==> flow/design.v <==
interface APB_iface 
#( 
    parameter ADDR_WIDTH = 16,
    parameter DATA_WIDTH = 64
)
(
    input logic i_clk,
    input logic i_rst_n
);
logic                  if_pclk;
logic                  if_prst_n;
logic [ADDR_WIDTH-1:0] if_paddr;
logic                  if_penable;
logic                  if_psel;
logic                  if_pwrite;
logic [DATA_WIDTH-1:0] if_pwdata;
logic [DATA_WIDTH-1:0] if_prdata;
logic                  if_pready;
logic                  if_pslverr;
modport master (
    output if_pclk,
    output if_prst_n,
    output if_paddr,
    output if_psel,
    output if_penable,
    output if_pwrite,
    output if_pwdata,
    input  if_prdata,
    input  if_pready,
    input  if_pslverr
);
modport slave (
    input  if_pclk,
    input  if_prst_n,
    input  if_paddr,
    input  if_psel,
    input  if_penable,
    input  if_pwrite,
    input  if_pwdata,
    output if_prdata,
    output if_pready,
    output if_pslverr
);
endinterface
interface AXI4_iface 
#( 
    parameter ADDR_WIDTH = 16,
    parameter DATA_WIDTH = 64,
    parameter ID_WIDTH   = 4
)
(
    input logic i_clk,
    input logic i_rst_n
);
logic [1:0]              if_arburst; 
logic [7:0]              if_arlen;  
logic [2:0]              if_arsize; 
logic [ADDR_WIDTH-1:0]   if_araddr;
logic [2:0]              if_arprot;
logic                    if_arvalid;
logic                    if_arready;
logic [ID_WIDTH-1:0]     if_arid;
logic [DATA_WIDTH-1:0]   if_rdata;
logic [1:0]              if_rresp;
logic                    if_rlast; 
logic                    if_rvalid;
logic                    if_rready; 
logic [ID_WIDTH-1:0]     if_rid;
logic [1:0]              if_awburst;
logic [7:0]              if_awlen;  
logic [2:0]              if_awsize; 
logic [ADDR_WIDTH-1:0]   if_awaddr;
logic [2:0]              if_awprot;
logic                    if_awvalid;
logic                    if_awready;
logic [ID_WIDTH-1:0]     if_awid;
logic [DATA_WIDTH-1:0]   if_wdata;
logic [DATA_WIDTH/8-1:0] if_wstrb;
logic                    if_wlast;
logic                    if_wvalid;
logic                    if_wready; 
logic [1:0]              if_bresp;
logic                    if_bvalid;
logic                    if_bready;
logic [ID_WIDTH-1:0]     if_bid;
modport master (
    output if_arburst,
    output if_arlen,
    output if_arsize,    
    output if_araddr,
    output if_arprot,
    output if_arvalid,
    output if_arid,
    input  if_arready,  
    input  if_rdata,
    input  if_rresp,
    input  if_rvalid,
    input  if_rlast,
    input  if_rid,
    output if_rready, 
    output if_awburst,
    output if_awlen,
    output if_awsize,
    output if_awaddr,
    output if_awprot,
    output if_awvalid,
    output if_awid,
    input  if_awready,
    output if_wdata,
    output if_wstrb,
    output if_wvalid,
    output if_wlast,
    input  if_wready,
    input  if_bresp,
    input  if_bvalid,
    input  if_bid,
    output if_bready
);
modport slave (
    input  if_arburst,
    input  if_arlen,
    input  if_arsize,     
    input  if_araddr,
    input  if_arprot,
    input  if_arvalid,
    input  if_arid,
    output if_arready,  
    output if_rdata,
    output if_rresp,
    output if_rvalid,
    output if_rlast,
    output if_rid,
    input  if_rready, 
    input  if_awburst,
    input  if_awlen,
    input  if_awsize,
    input  if_awaddr,
    input  if_awprot,
    input  if_awvalid,
    input  if_awid,
    output if_awready,
    input  if_wdata,
    input  if_wstrb,
    input  if_wvalid,
    input  if_wlast,
    output if_wready,
    output if_bresp,
    output if_bvalid,
    output if_bid,
    input  if_bready
);
endinterface
interface AXI4opt_iface 
#( 
    parameter ADDR_WIDTH = 16,
    parameter DATA_WIDTH = 64,
    parameter ID_WIDTH   = 4,
    parameter USER_WIDTH = 8
)
(
    input logic i_clk,
    input logic i_rst_n
);
logic [1:0]              if_arburst; 
logic [7:0]              if_arlen;  
logic [2:0]              if_arsize; 
logic [ADDR_WIDTH-1:0]   if_araddr;
logic                    if_arvalid;
logic                    if_arready;
logic [ID_WIDTH-1:0]     if_arid;
logic [USER_WIDTH-1:0]   if_aruser;
logic [1:0]              if_arlock;
logic [3:0]              if_arcache;
logic [2:0]              if_arprot;
logic [3:0]              if_arqos;
logic [3:0]              if_arregion;
logic [DATA_WIDTH-1:0]   if_rdata;
logic [1:0]              if_rresp;
logic                    if_rlast; 
logic                    if_rvalid;
logic                    if_rready; 
logic [USER_WIDTH-1:0]   if_ruser;
logic [ID_WIDTH-1:0]     if_rid;
logic [1:0]              if_awburst;
logic [7:0]              if_awlen;  
logic [2:0]              if_awsize; 
logic [ADDR_WIDTH-1:0]   if_awaddr;
logic                    if_awvalid;
logic                    if_awready;
logic [ID_WIDTH-1:0]     if_awid;
logic [USER_WIDTH-1:0]   if_awuser;
logic [1:0]              if_awlock;
logic [3:0]              if_awcache;
logic [2:0]              if_awprot;
logic [3:0]              if_awqos;
logic [3:0]              if_awregion;
logic [DATA_WIDTH-1:0]   if_wdata;
logic [DATA_WIDTH/8-1:0] if_wstrb;
logic [USER_WIDTH-1:0]   if_wuser;
logic                    if_wlast;
logic                    if_wvalid;
logic                    if_wready; 
logic [1:0]              if_bresp;
logic                    if_bvalid;
logic                    if_bready;
logic [USER_WIDTH-1:0]   if_buser;
logic [ID_WIDTH-1:0]     if_bid;
modport master (
    output if_arburst,
    output if_arlen,
    output if_arsize,    
    output if_araddr,
    output if_arvalid,
    output if_arid,
    output if_arlock,
    output if_arcache,
    output if_arprot,
    output if_arqos,
    output if_arregion,
    output if_aruser,
    input  if_arready,  
    input  if_rdata,
    input  if_rresp,
    input  if_rvalid,
    input  if_rlast,
    input  if_rid,
    input  if_ruser,
    output if_rready, 
    output if_awburst,
    output if_awlen,
    output if_awsize,
    output if_awaddr,
    output if_awvalid,
    output if_awid,
    output if_awlock,
    output if_awcache,
    output if_awprot,
    output if_awqos,
    output if_awregion,
    output if_awuser,    
    input  if_awready,
    output if_wdata,
    output if_wstrb,
    output if_wvalid,
    output if_wlast,
    output if_wuser,    
    input  if_wready,
    input  if_bresp,
    input  if_bvalid,
    input  if_bid,
    input  if_buser,
    output if_bready
);
modport slave (
    input  if_arburst,
    input  if_arlen,
    input  if_arsize,     
    input  if_araddr,
    input  if_arvalid,
    input  if_arid,
    input  if_arlock,
    input  if_arcache,
    input  if_arprot,
    input  if_arqos,
    input  if_arregion,
    input  if_aruser,        
    output if_arready,  
    output if_rdata,
    output if_rresp,
    output if_rvalid,
    output if_rlast,
    output if_rid,
    output if_ruser,
    input  if_rready, 
    input  if_awburst,
    input  if_awlen,
    input  if_awsize,
    input  if_awaddr,
    input  if_awvalid,
    input  if_awid,
    input  if_awlock,
    input  if_awcache,
    input  if_awprot,
    input  if_awqos,
    input  if_awregion,
    input  if_awuser,    
    output if_awready,
    input  if_wdata,
    input  if_wstrb,
    input  if_wvalid,
    input  if_wlast,
    input  if_wuser,
    output if_wready,
    output if_bresp,
    output if_bvalid,
    output if_bid,
    output if_buser,
    input  if_bready
);
endinterface
interface AXI_Lite_iface 
#( 
    parameter ADDR_WIDTH = 16,
    parameter DATA_WIDTH = 64
)
(
    input logic i_clk,
    input logic i_rst_n
);
logic [ADDR_WIDTH-1:0]   if_araddr;
logic [2:0]              if_arprot;
logic                    if_arvalid;
logic                    if_arready;
logic [DATA_WIDTH-1:0]   if_rdata;
logic [1:0]              if_rresp;
logic                    if_rvalid;
logic                    if_rready; 
logic [ADDR_WIDTH-1:0]   if_awaddr;
logic [2:0]              if_awprot;
logic                    if_awvalid;
logic                    if_awready;
logic [DATA_WIDTH-1:0]   if_wdata;
logic [DATA_WIDTH/8-1:0] if_wstrb;
logic                    if_wvalid;
logic                    if_wready; 
logic [1:0]              if_bresp;
logic                    if_bvalid;
logic                    if_bready;
modport master (
    output if_arvalid,
    output if_araddr,
    output if_arprot,
    input  if_arready,  
    output if_awaddr,
    output if_awprot,
    output if_awvalid,
    input  if_awready,
    input  if_rdata,
    input  if_rresp,
    input  if_rvalid,
    output if_rready, 
    output if_wdata,
    output if_wstrb,
    output if_wvalid,
    input  if_wready,
    input  if_bresp,
    input  if_bvalid,
    output if_bready
);
modport slave (
    input  if_araddr,
    input  if_arprot,
    input  if_arvalid,
    output if_arready,  
    input  if_awaddr,
    input  if_awprot,
    input  if_awvalid,
    output if_awready,
    output if_rdata,
    output if_rresp,
    output if_rvalid,
    input  if_rready, 
    input  if_wdata,
    input  if_wstrb,
    input  if_wvalid,
    output if_wready,
    output if_bresp,
    output if_bvalid,
    input  if_bready
);
endinterface
interface avalonMM_iface 
#(
    parameter DATA_WIDTH = 512,
    parameter ADDR_WIDTH = 22,
    parameter BYTEEN_WIDTH = DATA_WIDTH/8,
    parameter BURST_WIDTH = 4, 
    parameter WAIT_REQ_ALLOWANCE = 16
)
(
    input logic i_clk
);
    logic                    if_wr;
    logic                    if_rd;
    logic                    if_rddata_vld;
    logic                    if_waitreq;
    logic [ADDR_WIDTH-1:0]   if_addr;
    logic [DATA_WIDTH-1:0]   if_wrdata;
    logic [DATA_WIDTH-1:0]   if_rddata;
    logic [BYTEEN_WIDTH-1:0] if_byteen;
    logic [BURST_WIDTH-1:0]  if_burst_c;
modport master (
    output if_wr,
    output if_rd,
    output if_addr,
    output if_wrdata,
    output if_byteen,
    output if_burst_c,
    input  if_waitreq,
    input  if_rddata,
    input  if_rddata_vld
);
modport slave (
    input  if_wr,
    input  if_rd,
    input  if_addr,
    input  if_wrdata,
    input  if_byteen,
    input  if_burst_c,
    output if_waitreq,
    output if_rddata,
    output if_rddata_vld
);
endinterface
interface avalonST_iface 
#(
    parameter DATA_WIDTH = 512
)
(
    input logic i_clk
);
    logic                  if_rdy;
    logic                  if_vld;
    logic [DATA_WIDTH-1:0] if_data;
modport source (
    output if_vld,
    output if_data,
    input  if_rdy
);
modport sink (
    input  if_vld,
    input  if_data,
    output if_rdy
);
endinterface
interface avalonST_pkt_iface 
#(
    parameter DATA_WIDTH = 512
)
();
    logic                  if_rdy;
    logic                  if_vld;
    logic [DATA_WIDTH-1:0] if_data;
    logic                  if_sof;
    logic                  if_eof;
modport source (
    output if_vld,
    output if_data,
    output if_sof,
    output if_eof,
    input  if_rdy
);
modport sink (
    input  if_vld,
    input  if_data,
    input  if_sof,
    input  if_eof,
    output if_rdy
);
endinterface
interface SPI_iface ();
logic if_ss;
logic if_sclk;
logic if_sdi;
logic if_sdo;
modport master (
   output if_ss,
   output if_sclk,
   output if_sdi,
   input  if_sdo
);
modport slave (
   input  if_ss,
   input  if_sclk,
   input  if_sdi,
   output if_sdo
);
endinterface
interface zynq_i2c_iface ();
logic if_sda_i;
logic if_sda_o;
logic if_sda_t;
logic if_scl_i;
logic if_scl_o;
logic if_scl_t;
modport master (
   output if_sda_t,
   output if_sda_o,
   input  if_sda_i,
   output if_scl_t,
   output if_scl_o,
   input  if_scl_i
);
modport slave (
   input  if_sda_t,
   input  if_sda_o,
   output if_sda_i,
   input  if_scl_t,
   input  if_scl_o,
   output if_scl_i   
);
endinterface
`timescale 1ns/1ps  
package io_pkg;
endpackage
module time_out 
#(
    parameter STAGES = 2,
    parameter WIDTH  = 8    
)(
    input  logic i_clk,
    input  logic i_rst_n,
    input  logic i_clear,
    output logic o_timeout
);
logic [WIDTH-1:0] a_stages [0:STAGES-1];
always_ff @(posedge i_clk or negedge i_rst_n)
begin
    if (i_rst_n == 1'b0) begin
        for (int i = 0; i < STAGES; i++) begin
            a_stages[i] <= 'b0;
        end 
    end else begin
        if (i_clear == 1'b1) begin
            for (int i = 0; i < STAGES; i++) begin
                a_stages[i] <= 'b0;
            end             
        end else begin
            for (int i = 0; i < STAGES; i++) begin
                if (i > 0) begin
                    if (a_stages[i-1] == '1) begin
                        a_stages[i] <= a_stages[i] + 1'b1;
                    end 
                end else begin
                    a_stages[0] <= a_stages[0] + 1'b1;
                end 
            end 
        end
    end 
end 
assign o_timeout = &a_stages[STAGES-1];
endmodule
### Tool chain data of time_out

Tool output for the design above, in the order of the flow.
Line numbers count from 1 in the design file above.
Operators carry their Yosys type and port widths (W data, S select, Z words).
Library cell names are shortened.
The mark - stands for no value.

* design top: time_out
* clock input: i_clk
* standard-cell library: sky130hd
* library corner: tt_025C_1v80

### Word level

Yosys after proc, flatten, opt, wreduce and memory -nomap, before mapping. Print and check cells are not counted. Equal cells are merged and count once.

* muxes and demuxes: 3
* add/subtract/negate cells: 2
* reductions and logical operators: 2
* equal/unequal tests: 1

Operators with widths (number)
* $mux W8: 3
* $add A8 B1 Y8 const B: 2
* $eq A8 B8 Y1 const B: 1
* $reduce_and A8 Y1: 1
* $reduce_bool A2 Y1: 1

* output and inout port bits: 1
* register bits after elaboration: 16
* input port bits: 3
* word-level cells: 10

### Longest topological paths

Yosys ltp: most cells in a row. Word level: on the elaborated netlist, between registers, memories and ports. Mapped: between sequential cells and ports; inverters and the memories' decode and read muxes count.

* depth after elaboration: 3
* ABC_AREA: 0
* mapped depth: 5

### Synthesis result

Source: synth_stat.txt of the flow (Yosys; design flattened, memories mapped). It holds for the ABC_AREA given above (unset counts as 0); a run with the other value may have another netlist.
The area totals of this step are shown rounded.

* standard cells after synthesis: 85
* sequential part of the area: 400 µm²
* synthesis area: 847 µm²
* buffer cells: 4
* flip-flops: 16

Cells by type
* dfrtp_1: number 16, area in all 400.384 µm²
* a21oi_1: number 8, area in all 40.038 µm²
* nand3_1: number 8, area in all 40.038 µm²
* nor4_2: number 3, area in all 37.536 µm²
* mux2_2: number 3, area in all 33.782 µm²
* nor2_1: number 9, area in all 33.782 µm²
* ha_1: number 2, area in all 25.024 µm²
* o21ai_0: number 5, area in all 25.024 µm²
* o31ai_1: number 3, area in all 22.522 µm²
* or4_1: number 3, area in all 22.522 µm²
* nand4_1: number 3, area in all 18.768 µm²
* nor2b_1: number 3, area in all 18.768 µm²
* or3_1: number 3, area in all 18.768 µm²
* xor2_1: number 2, area in all 17.517 µm²
* nand4_2: number 1, area in all 12.512 µm²
* buf_6: number 1, area in all 11.261 µm²
* inv_1: number 3, area in all 11.261 µm²
* nand3_2: number 1, area in all 10.01 µm²

Other cell types: 6; their cells: 8.

### Path before layout

OpenSTA on the mapped netlist: ideal clock, no wires. The path of least setup slack (recovery checks aside). Input and output delay are each 20% of the period. Register names are those of the netlist, which keeps one name where synthesis merged equal registers.

* path type: register to register
* start: reg a_stages[0][0]
* end: reg a_stages[1][7]
* driving pins on the path: 6
* arrival: 1.369 ns
* slack: 0.706 ns
* launch time at the first pin: 0.000 ns
* delay of the path: 1.494 ns
* buffers on the path: 1
* library setup time: 0.125 ns
* clock period: 2.2 ns
* synthesis period reached: 1.494 ns

"delay of the path" is the arrival time less input delay plus setup time.
"driving pins on the path": output pins that drive a net of the path, with the launching flip-flop's if there is one; two outputs of one cell count as two.
"synthesis period reached" is the clock period less the worst setup slack; recovery checks do not enter. This is arithmetic on one report: input and output delays are still those of the set period (20% each).
Between the ends stands the longest chain of elaborated cells between them, by number of cells; it is not shown to be the way that was timed. Of several equally long chains one is given.
Each line given opens the expression or statement behind the cell; cells for indexed reads and writes are added by Yosys, which also makes memories of some case tables.
At most two assigning lines are given for a register; there are more.

* cell sequence: dfrtp_1 -> ha_1 -> nand3_2 -> buf_6 -> nor4_2 -> mux2_2
* cells in the longest elaborated chain: 3
* elaborated cells between the ends (all ways): 4
* source lines of those cells: 2
* those cells by class: 1 x eq/ne; 2 x mux; 1 x reduce/logical

Ends and longest elaborated chain, post-synthesis
* start: declaration: line 516 `logic [WIDTH-1:0] a_stages [0:STAGES-1];`
* start: assignment: line 521 `a_stages[i] <= 'b0;`
* start: assignment: line 535 `a_stages[0] <= a_stages[0] + 1'b1;`
* $eq A8 B8 Y1: line 531 `if (a_stages[i-1] == '1) begin`
* $mux W8: line 531
* $mux W8: line 524 `if (i_clear == 1'b1) begin`
* end: assignment: line 526 `a_stages[i] <= 'b0;`
* end: assignment: line 532 `a_stages[i] <= a_stages[i] + 1'b1;`
* end: declaration: line 516

### Path in the finished layout

From the final timing report of job 1: the path of least setup slack in the routed layout; clock arrival at registers is part of the times.

* path type: register to register
* start: reg a_stages[0][0]
* end: reg a_stages[1][6]
* library setup time: 0.11 ns
* slack: 0.14 ns
* driving pins on the path: 5
* clock period: 1.85 ns
* buffers on the path: 0
* arrival: 1.87 ns
* launch time at the first pin: 0.27 ns

Between the ends stands the longest chain of elaborated cells between them, by number of cells; it is not shown to be the way that was timed. Of several equally long chains one is given.
At most two assigning lines are given for a register; there are more.

* cell sequence: dfrtp_1 -> ha_1 -> nand3_2 -> nor4_2 -> mux2_2
* cells in the longest elaborated chain: 3
* elaborated cells between the ends (all ways): 4
* source lines of those cells: 2
* those cells by class: 1 x eq/ne; 2 x mux; 1 x reduce/logical

Ends and longest elaborated chain, post-layout
* start: declaration: line 516 `logic [WIDTH-1:0] a_stages [0:STAGES-1];`
* start: assignment: line 521 `a_stages[i] <= 'b0;`
* start: assignment: line 535 `a_stages[0] <= a_stages[0] + 1'b1;`
* $eq A8 B8 Y1: line 531 `if (a_stages[i-1] == '1) begin`
* $mux W8: line 531
* $mux W8: line 524 `if (i_clear == 1'b1) begin`
* end: assignment: line 526 `a_stages[i] <= 'b0;`
* end: assignment: line 532 `a_stages[i] <= a_stages[i] + 1'b1;`
* end: declaration: line 516

Top module time_out; platform sky130hd; tools Yosys and OpenROAD; 2 stored runs in no particular order. Input and output delays are each 20% of the period that was set; the output load is 0.01 pF.
"period achieved" means the clock period less the worst setup slack. The figure is calculated, with input and output delays left at 20% of the set period.
"total power of the final layout": no workload was simulated; the value follows from the tool's default switching activity.
Values from the reports are rounded here.

### Job 1

==> flow/run.sh <==
#!/bin/bash
# the make line also repeats the synthesis and layout settings of config.mk as NAME=value (left out here)
make -C /OpenROAD-flow-scripts/flow DESIGN_CONFIG=/design/flow/config.mk WORK_HOME=/design/flow/orfs CLKGATE_MAP_FILE= finish
==> flow/config.mk <==
export PLATFORM = sky130hd
export DESIGN_NAME = time_out
export DESIGN_NICKNAME = time_out
export VERILOG_FILES = /design/flow/design.v
export SDC_FILE = /design/flow/constraint.sdc
export NUM_CORES = 4
export LEC_CHECK = 0
export CAP_MARGIN = 20
export CORE_MARGIN = 2
export CORE_UTILIZATION = 40
export SETUP_SLACK_MARGIN = -0.12
export SLEW_MARGIN = 20
==> flow/constraint.sdc <==
create_clock -name core_clock -period 1.85 [get_ports {i_clk}]
set_input_delay 0.3700 -clock core_clock [delete_from_list [all_inputs] [get_ports {i_clk}]]
set_output_delay 0.3700 -clock core_clock [all_outputs]
set_load 0.01 [all_outputs]

Results of job 1:
- Period achieved: 1.706 ns
- Worst setup slack after layout: 0.144 ns
- Final design utilization: 48.7%
- Total power of the final layout: 0.617 mW
- Yosys chip area after synthesis: 847 µm²
- Die size: 2500 µm²

### Job 2

==> flow/run.sh <==
#!/bin/bash
# the make line also repeats the synthesis and layout settings of config.mk as NAME=value (left out here)
make -C /OpenROAD-flow-scripts/flow DESIGN_CONFIG=/design/flow/config.mk WORK_HOME=/design/flow/orfs CLKGATE_MAP_FILE= finish
==> flow/config.mk <==
export PLATFORM = sky130hd
export DESIGN_NAME = time_out
export DESIGN_NICKNAME = time_out
export VERILOG_FILES = /design/flow/design.v
export SDC_FILE = /design/flow/constraint.sdc
export NUM_CORES = 4
export LEC_CHECK = 0
export CAP_MARGIN = 10
export CORE_ASPECT_RATIO = 0.58
export CORE_MARGIN = 2
export CORE_UTILIZATION = 19
export GPL_ROUTABILITY_DRIVEN = 1
export MAX_ROUTING_LAYER = met4
export PLACE_DENSITY_LB_ADDON = 0.28
export SETUP_SLACK_MARGIN = -0.1
export SLEW_MARGIN = 20
export TNS_END_PERCENT = 80
==> flow/constraint.sdc <==
create_clock -name core_clock -period 1.41 [get_ports {i_clk}]
set_input_delay 0.2820 -clock core_clock [delete_from_list [all_inputs] [get_ports {i_clk}]]
set_output_delay 0.2820 -clock core_clock [all_outputs]
set_load 0.01 [all_outputs]

Results of job 2:
- Total power of the final layout: 0.884 mW
- Yosys chip area after synthesis: 847 µm²
- Period achieved: 1.436 ns
- Final design utilization: 27.6%
- Die size: 5030 µm²
- Worst setup slack after layout: -0.026 ns
